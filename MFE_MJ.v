==> flow/design.v <==
module MFE(clk, reset, ready, busy, iaddr, idata, data_rd, addr, data_wr, wen);
input              clk, reset;
input              ready;
output reg         busy;
output reg  [13:0] iaddr;   
input       [ 7:0] idata;                          
input       [ 7:0] data_rd;                        
output reg  [13:0] addr;
output reg  [ 7:0] data_wr;
output reg         wen;
reg         [ 7:0] mat [8:0];
reg         [ 3:0] mat_rd_idx;                     
reg  signed [ 7:0] x_center;                        
reg  signed [ 7:0] y_center;                       
wire signed [ 1:0] dx = mat_rd_idx / 4'd3 - 4'd1;  
wire signed [ 1:0] dy = mat_rd_idx % 4'd3 - 4'd1;  
wire signed [ 7:0] x  = x_center + dx;
wire signed [ 7:0] y  = y_center + dy;
reg         [ 7:0] mat_for_sort [8:0];
reg         [ 3:0] sort_idx;
reg         [ 7:0] sort_a;
reg         [ 7:0] sort_b;
reg         [ 7:0] sort_c;
reg         [ 7:0] sort_s0;
reg         [ 7:0] sort_s1;
reg         [ 7:0] sort_s2;
parameter S_IDLE   =  0;
parameter S_RD_REQ =  1;
parameter S_RD_RES =  2;
parameter S_SORT_R =  3;
parameter S_SORT_C =  4;
parameter S_SORT_D =  5;
parameter S_SORT_E =  6;
parameter S_WR     =  7;
reg [2:0] state;
reg [2:0] n_state;
integer i;
task sort_2;
    input  [7:0] a, b;
    output [7:0] s0, s1;
    begin
        if (a < b) begin
            s0 = a;
            s1 = b;
        end
        else begin
            s0 = b;
            s1 = a;
        end
    end
endtask
task sort_3;
    input  [7:0] a, b, c;
    output [7:0] s0, s1, s2;
    begin
        if (a <= c && b <= c) begin
            s2 = c;
            sort_2(a, b, s0, s1);
        end
        else begin
            if (a <= b) begin  
                s2 = b;
                sort_2(a, c, s0, s1);
            end
            else begin
                s2 = a;
                sort_2(b, c, s0, s1);
            end
        end
    end
endtask
always @(posedge clk or posedge reset) begin
    if (reset)
        state <= S_IDLE;
    else
        state <= n_state;
end
always @(posedge clk) begin
    case (state)
        S_IDLE: begin
            busy <= 0;
            x_center   <= 0;
            y_center   <= 0;
            mat_rd_idx <= 0;
        end
        S_RD_REQ: begin
            wen  <= 0;
            busy <= 1;
            if (!(x < 0 || x >= 128 || y < 0 || y >= 128)) begin
                iaddr <= (y << 7) | x;
            end
        end
        S_RD_RES: begin
            for (i = 0; i < 9-1; i = i + 1) begin
                mat[i]          <= mat[i+1];
                mat_for_sort[i] <= mat[i+1];
            end
            if (x < 0 || x >= 128 || y < 0 || y >= 128) begin
                mat[8]          <= 0;
                mat_for_sort[8] <= 0;
            end
            else begin
                mat[8]          <= idata;
                mat_for_sort[8] <= idata;
            end
            if (mat_rd_idx == 8) begin
                mat_rd_idx <= 6;
                sort_idx   <= 0;
            end
            else begin
                mat_rd_idx <= mat_rd_idx + 4'd1;
            end
        end
        S_SORT_R: begin
            case (sort_idx)
                0: begin
                    sort_a <= mat_for_sort[0];
                    sort_b <= mat_for_sort[1];
                    sort_c <= mat_for_sort[2];
                    sort_idx <= 1;
                end
                1: begin
                    mat_for_sort[0] <= sort_s0;
                    mat_for_sort[1] <= sort_s1;
                    mat_for_sort[2] <= sort_s2;
                    sort_a <= mat_for_sort[3];
                    sort_b <= mat_for_sort[4];
                    sort_c <= mat_for_sort[5];
                    sort_idx <= 2;
                end
                2: begin
                    mat_for_sort[3] <= sort_s0;
                    mat_for_sort[4] <= sort_s1;
                    mat_for_sort[5] <= sort_s2;
                    sort_a <= mat_for_sort[6];
                    sort_b <= mat_for_sort[7];
                    sort_c <= mat_for_sort[8];
                    sort_idx <= 3;
                end
                3: begin
                    mat_for_sort[6] <= sort_s0;
                    mat_for_sort[7] <= sort_s1;
                    mat_for_sort[8] <= sort_s2;
                    sort_idx <= 4;
                end
                default: begin
                end
            endcase
        end
        S_SORT_C: begin
            case (sort_idx)
                4: begin
                    sort_a <= mat_for_sort[0];
                    sort_b <= mat_for_sort[3];
                    sort_c <= mat_for_sort[6];
                    sort_idx <= 5;
                end
                5: begin
                    mat_for_sort[0] <= sort_s0;
                    mat_for_sort[3] <= sort_s1;
                    mat_for_sort[6] <= sort_s2;
                    sort_a <= mat_for_sort[1];
                    sort_b <= mat_for_sort[4];
                    sort_c <= mat_for_sort[7];
                    sort_idx <= 6;
                end
                6: begin
                    mat_for_sort[1] <= sort_s0;
                    mat_for_sort[4] <= sort_s1;
                    mat_for_sort[7] <= sort_s2;
                    sort_a <= mat_for_sort[2];
                    sort_b <= mat_for_sort[5];
                    sort_c <= mat_for_sort[8];
                    sort_idx <= 7;
                end
                7: begin
                    mat_for_sort[2] <= sort_s0;
                    mat_for_sort[5] <= sort_s1;
                    mat_for_sort[8] <= sort_s2;
                    sort_idx <= 8;
                end
                default: begin
                end
            endcase
        end
        S_SORT_D: begin
            case (sort_idx)
                8: begin
                    sort_a <= mat_for_sort[2];
                    sort_b <= mat_for_sort[4];
                    sort_c <= mat_for_sort[6];
                    sort_idx <= 9;
                end
                9: begin
                    mat_for_sort[2] <= sort_s0;
                    mat_for_sort[4] <= sort_s1;
                    mat_for_sort[6] <= sort_s2;
                    sort_idx <= 0;
                end
                default: begin
                end
            endcase
        end
        S_SORT_E: begin
            sort_3(sort_a, sort_b, sort_c, sort_s0, sort_s1, sort_s2);
        end
        S_WR: begin
            addr    <= (y_center << 7) | x_center;
            data_wr <= mat_for_sort[4];
            wen     <= 1;
            if (x_center == 127) begin
                x_center   <= 0;
                y_center   <= y_center + 8'd1;
                mat_rd_idx <= 0;
            end
            else begin
                x_center   <= x_center + 8'd1;
            end
        end
        default: begin
        end
    endcase
end
always @(*) begin
    n_state = S_IDLE;
    case (state)
        S_IDLE: begin
            if (reset)
                n_state = S_IDLE;
            else
                n_state = S_RD_REQ;
        end
        S_RD_REQ: begin
            n_state = S_RD_RES;
        end
        S_RD_RES: begin
            if (mat_rd_idx == 8)
                n_state = S_SORT_R;
            else
                n_state = S_RD_REQ;
        end
        S_SORT_R: begin
            if (sort_idx == 3)
                n_state = S_SORT_C;
            else
                n_state = S_SORT_E;
        end
        S_SORT_C: begin
            if (sort_idx == 7)
                n_state = S_SORT_D;
            else
                n_state = S_SORT_E;
        end
        S_SORT_D: begin
            if (sort_idx == 9)
                n_state = S_WR;
            else
                n_state = S_SORT_E;
        end
        S_SORT_E: begin
            if (sort_idx <= 3)
                n_state = S_SORT_R;
            else if (sort_idx <= 7)
                n_state = S_SORT_C;
            else
                n_state = S_SORT_D;
        end
        S_WR: begin
            if (x_center == 127 && y_center == 127)
                n_state = S_IDLE;
            else
                n_state = S_RD_REQ;
        end
        default: begin
        end
    endcase
end
endmodule
# Step by step through the tools: MFE
# What the tools print for MFE, step after step.
# Line numbers count from 1 in the design file above.
# Cell names lack the library's common part.
# A cell with -- has no value.
[design]
top_module = "MFE"
clock = "clk"
cell_library = "sky130hd"
pvt_corner = "tt_025C_1v80"

# Elaborated design
# Source: Yosys, flattened and elaborated. Widths are those after wreduce. Registers that Yosys merges into a memory's read port (data or address) are not register bits. Print and check cells do not count. Equal cells are merged and count once.
[bits]
regBits = 249
input_bits = 19
wordCells = 201
[op_classes]
addsub = 7
div = 2
n_cmp = 12
eq_ne = 34
mux = 81
logic = 3
reduce_and_logical = 29
[op_table]
columns = ["operator", "n"]
rows = [
  ["case mux 8 bit (select 3 bit)", 15],
  ["2-to-1 mux 8 bit", 42],
  ["case mux 8 bit (select 4 bit)", 3],
  ["case mux 4 bit (select 4 bit)", 3],
  ["case mux 8 bit (select 2 bit)", 2],
  ["bitwise OR 14 x 8 -> 14 bit", 2],
  ["<= comparator 8 bit", 3],
  ["less-than comparator 8 bit", 3],
  ["case mux 3 bit (select 8 bit)", 1],
  ["inequality test 2 bit (second input constant)", 10],
  ["AND reduction 3 bit", 6],
  ["greater-or-equal comparator 8 x 9 -> 1 bit (second input constant)", 2],
  ["== test 4 x 3 -> 1 bit (second input constant)", 4],
  ["AND reduction 4 bit", 4],
  ["adder 8 x 1 -> 8 bit (second input constant)", 2],
  ["less-than comparator 8 x 1 -> 1 bit (second input constant)", 2],
  ["adder 8 x 2 -> 8 bit", 2],
  ["== test 8 bit (second input constant)", 2],
  ["== test 3 bit (second input constant)", 4],
  ["== test 4 bit (second input constant)", 3],
  ["case mux 4 bit (select 3 bit)", 1],
  ["2-to-1 mux 4 bit", 3],
  ["inequality test 5 bit (second input constant)", 2],
  ["nonzero test 3 bit", 3],
  ["divider 4 x 2 -> 4 bit (second input constant)", 1],
  ["remainder unit 4 x 2 -> 4 bit (second input constant)", 1],
  ["== test 4 x 2 -> 1 bit (second input constant)", 2],
  ["inequality test 4 bit (second input constant)", 2],
]
# Other operator kinds: 23; their cells: 38.

# Logic depth
# Depth = most cells in a row (Yosys ltp): at word level without a register or memory, in the mapped netlist without a sequential cell, where the memories' decode and read muxes count.
[logic_depth]
ltp_word = 9
abc_area = 0
mapped_depth = 23

# Mapped cells and area
# Source: synth_stat.txt of the flow (Yosys; design flattened, memories mapped). It holds for the ABC_AREA given above (unset counts as 0); a run with the other value may have another netlist.
[mapped]
stdcells = 988
synth_area_um2 = 12602.1
seqArea_um2 = 7668.6
ffs = 260
buf_cells = 54
[types]
columns = ["type", "n", "area_total_um2"]
rows = [
  ["edfxtp_1", 242, 7266.97],
  ["ha_1", 46, 575.552],
  ["a221o_1", 48, 480.461],
  ["a22oi_1", 61, 457.939],
  ["nand2_1", 108, 405.389],
  ["mux2_2", 19, 213.955],
  ["dfxtp_1", 10, 200.192],
  ["clkbuf_1", 50, 187.68],
  ["o21ai_0", 36, 180.173],
  ["dfrtp_1", 7, 175.168],
  ["mux2i_1", 16, 160.154],
  ["a21oi_1", 30, 150.144],
  ["and2_1", 23, 143.888],
  ["nor2_1", 38, 142.637],
  ["inv_1", 32, 120.115],
  ["and3_1", 17, 106.352],
  ["a21o_1", 13, 97.594],
  ["xnor2_1", 11, 96.342],
]
# Not listed: further types 48, cells in them 181.

# Timing after synthesis
# Source: OpenSTA report_checks on the synthesized netlist (no wires, ideal clock, input and output delay 20% of the period each), path of least setup slack; recovery checks are left aside. Register names are those of the netlist, which keeps one name where synthesis merged equal registers.
[synth_timing]
path_type = "flip-flop to flip-flop"
from = "register state"
to = "register sort_a[0]"
tclk_ns = 9.83
launch_ns = 0.000
arrival_ns = 4.852
path_slack_ns = 4.442
delay_ns = 5.388
stages = 6
n_path_buf = 1
synth_period_reached_ns = 5.388
# "delay_ns" = arrival - input delay + setup time.
# "stages" counts driving pins, that of a launching flip-flop among them; a cell with two outputs on the path counts twice.
# "synth_period_reached_ns" is the clock period less the worst setup slack; recovery checks do not enter. This is arithmetic on one report: input and output delays are still those of the set period (20% each).
# An end named without its bit number is one bit of that signal or, where synthesis recoded a state register, one of its new flip-flops.
# A register here has more assigning lines than the two given.
[synth_via]
path_cell_list = "dfrtp_1 > nor2b_1 > nor2b_1 > clkbuf_1 > nor2b_1 > a2111oi_0"
[synth_lines]
columns = ["item", "line_no", "text"]
rows = [
  ["from (decl)", 35, "reg [2:0] state;"],
  ["from (assign)", 74, "state <= S_IDLE;"],
  ["from (assign)", 76, "state <= n_state;"],
  ["to (assign)", 117, "sort_a <= mat_for_sort[0];"],
  ["to (assign)", 126, "sort_a <= mat_for_sort[3];"],
  ["to (decl)", 21, "reg         [ 7:0] sort_a;"],
]
# No chain of elaborated cells between the ends is given.

# Timing after layout
# Path of least setup slack in the final report of flow run A (OpenROAD, finished layout, wires in). Where an end is a register, its clock arrival counts in the times.
[layout_timing]
path_type = "flip-flop to flip-flop"
from = "register mat_rd_idx[2]"
to = "register mat_for_sort[8][4]"
tclk_ns = 4.46
launch_ns = 0.54
arrival_ns = 4.83
path_slack_ns = -0.08
stages = 24
n_path_buf = 2
# The rows between start and end are the longest chain of elaborated cells between them; the timing report does not say that the signal goes this way. Where chains are equally long, one stands for them.
# A line is the first line of the expression or statement that the cell stems from. Yosys adds cells for indexed reads and writes and turns some case tables into memories.
# A register here has more assigning lines than the two given.
[layout_via]
path_cell_list = "edfxtp_1 > buf_6 > nor2b_4 > ha_4 > inv_2 > ha_4 > and2b_1 > a221o_1 > inv_2 > ha_4 > nor3b_4 > o2bb2ai_4 > mux2i_4 > xnor2_4 > ha_4 > a21oi_4 > nand2_1 > a21oi_2 > and2b_2 > o22ai_4 > buf_6 > xnor2_4 > and3_4 > mux2_4"
elab_chain_len = 9
cone_cells = 15
classes_between = "add/sub: 4; div: 2; compare: 4; mux: 2; reduce/logical: 3"
[layout_lines]
columns = ["item", "line_no", "text"]
rows = [
  ["from (decl)", 12, "reg         [ 3:0] mat_rd_idx;"],
  ["from (assign)", 84, "mat_rd_idx <= 0;"],
  ["from (assign)", 111, "mat_rd_idx <= mat_rd_idx + 4'd1;"],
  ["divider 4 x 2 -> 4 bit", 15, "wire signed [ 1:0] dx = mat_rd_idx / 4'd3 - 4'd1;"],
  ["subtractor 2 x 1 -> 2 bit", 15, ""],
  ["adder 8 x 2 -> 8 bit", 17, "wire signed [ 7:0] x  = x_center + dx;"],
  ["less-than comparator 8 x 1 -> 1 bit", 98, "if (x < 0 || x >= 128 || y < 0 || y >= 128) begin"],
  ["logical OR 1 bit (3 in a row)", 98, ""],
  ["2-to-1 mux 8 bit", 98, ""],
  ["case mux 8 bit (select 3 bit)", 79, "case (state)"],
  ["to (assign)", 104, "mat_for_sort[8] <= idata;"],
  ["to (assign)", 143, "mat_for_sort[8] <= sort_s2;"],
  ["to (decl)", 19, "reg         [ 7:0] mat_for_sort [8:0];"],
]

Hand-over note for MFE

2 stored runs of MFE in the flow (synthesis by Yosys, layout by OpenROAD, sky130hd cells), in arbitrary order. Constraints: input delay and output delay 20% of the set period each, output load 0.01 pF.
"period_less_ws_ns": clock period set for the run, less the worst setup slack. It is reckoned from that one timing run; input and output delays stay at 20% of the period that was set.
"worst_path_ns": the worst setup path's part of the clock period (all of it between registers, 20% less for each end at a port) less its slack. A launch clock that arrives late makes it longer, a capture clock that arrives late makes it shorter.

# flow run A
==> flow/run.sh <==
#!/bin/bash
# the make line also repeats the synthesis and layout settings of config.mk as NAME=value (left out here)
make -C /OpenROAD-flow-scripts/flow DESIGN_CONFIG=/design/flow/config.mk WORK_HOME=/design/flow/orfs CLKGATE_MAP_FILE= finish
==> flow/config.mk <==
export PLATFORM = sky130hd
export DESIGN_NAME = MFE
export DESIGN_NICKNAME = MFE
export VERILOG_FILES = /design/flow/design.v
export SDC_FILE = /design/flow/constraint.sdc
export NUM_CORES = 4
export LEC_CHECK = 0
export CAP_MARGIN = 20
export CORE_ASPECT_RATIO = 1.58
export CORE_MARGIN = 2
export CORE_UTILIZATION = 56
export CTS_CLUSTER_DIAMETER = 123
export GPL_TIMING_DRIVEN = 0
export MIN_ROUTING_LAYER = met1
export PLACE_DENSITY_LB_ADDON = 0.03
export SETUP_SLACK_MARGIN = 1.0
export SLEW_MARGIN = 5
==> flow/constraint.sdc <==
create_clock -name core_clock -period 4.46 [get_ports {clk}]
set_input_delay 0.8920 -clock core_clock [delete_from_list [all_inputs] [get_ports {clk}]]
set_output_delay 0.8920 -clock core_clock [all_outputs]
set_load 0.01 [all_outputs]

==> flow run A: results <==
worst_path_ns=4.54
critical_path_type="flip-flop to flip-flop"
finish.utilization_pct=68.0
ys_area_um2=12602.1
ws_setup_ns=-0.085
hold_ws_ns=0.444
die_footprint_um2=23751.3
period_less_ws_ns=4.545

# flow run B
==> flow/run.sh <==
#!/bin/bash
# the make line also repeats the synthesis and layout settings of config.mk as NAME=value (left out here)
make -C /OpenROAD-flow-scripts/flow DESIGN_CONFIG=/design/flow/config.mk WORK_HOME=/design/flow/orfs CLKGATE_MAP_FILE= finish
==> flow/config.mk <==
export PLATFORM = sky130hd
export DESIGN_NAME = MFE
export DESIGN_NICKNAME = MFE
export VERILOG_FILES = /design/flow/design.v
export SDC_FILE = /design/flow/constraint.sdc
export NUM_CORES = 4
export LEC_CHECK = 0
export CAP_MARGIN = 0
export CELL_PAD_IN_SITES_DETAIL_PLACEMENT = 1
export CORE_MARGIN = 2
export CORE_UTILIZATION = 62
export CTS_CLUSTER_DIAMETER = 219
export CTS_CLUSTER_SIZE = 77
export GPL_ROUTABILITY_DRIVEN = 1
export MAX_ROUTING_LAYER = met5
export MIN_ROUTING_LAYER = met2
export SETUP_SLACK_MARGIN = -0.13
export SLEW_MARGIN = 20
==> flow/constraint.sdc <==
create_clock -name core_clock -period 5.11 [get_ports {clk}]
set_input_delay 1.0220 -clock core_clock [delete_from_list [all_inputs] [get_ports {clk}]]
set_output_delay 1.0220 -clock core_clock [all_outputs]
set_load 0.01 [all_outputs]

==> flow run B: results <==
worst_path_ns=5.16
critical_path_type="flip-flop to flip-flop"
ws_setup_ns=-0.051
die_footprint_um2=21482.8
hold_ws_ns=0.389
ys_area_um2=12602.1
period_less_ws_ns=5.161
finish.utilization_pct=68.3

End of note.
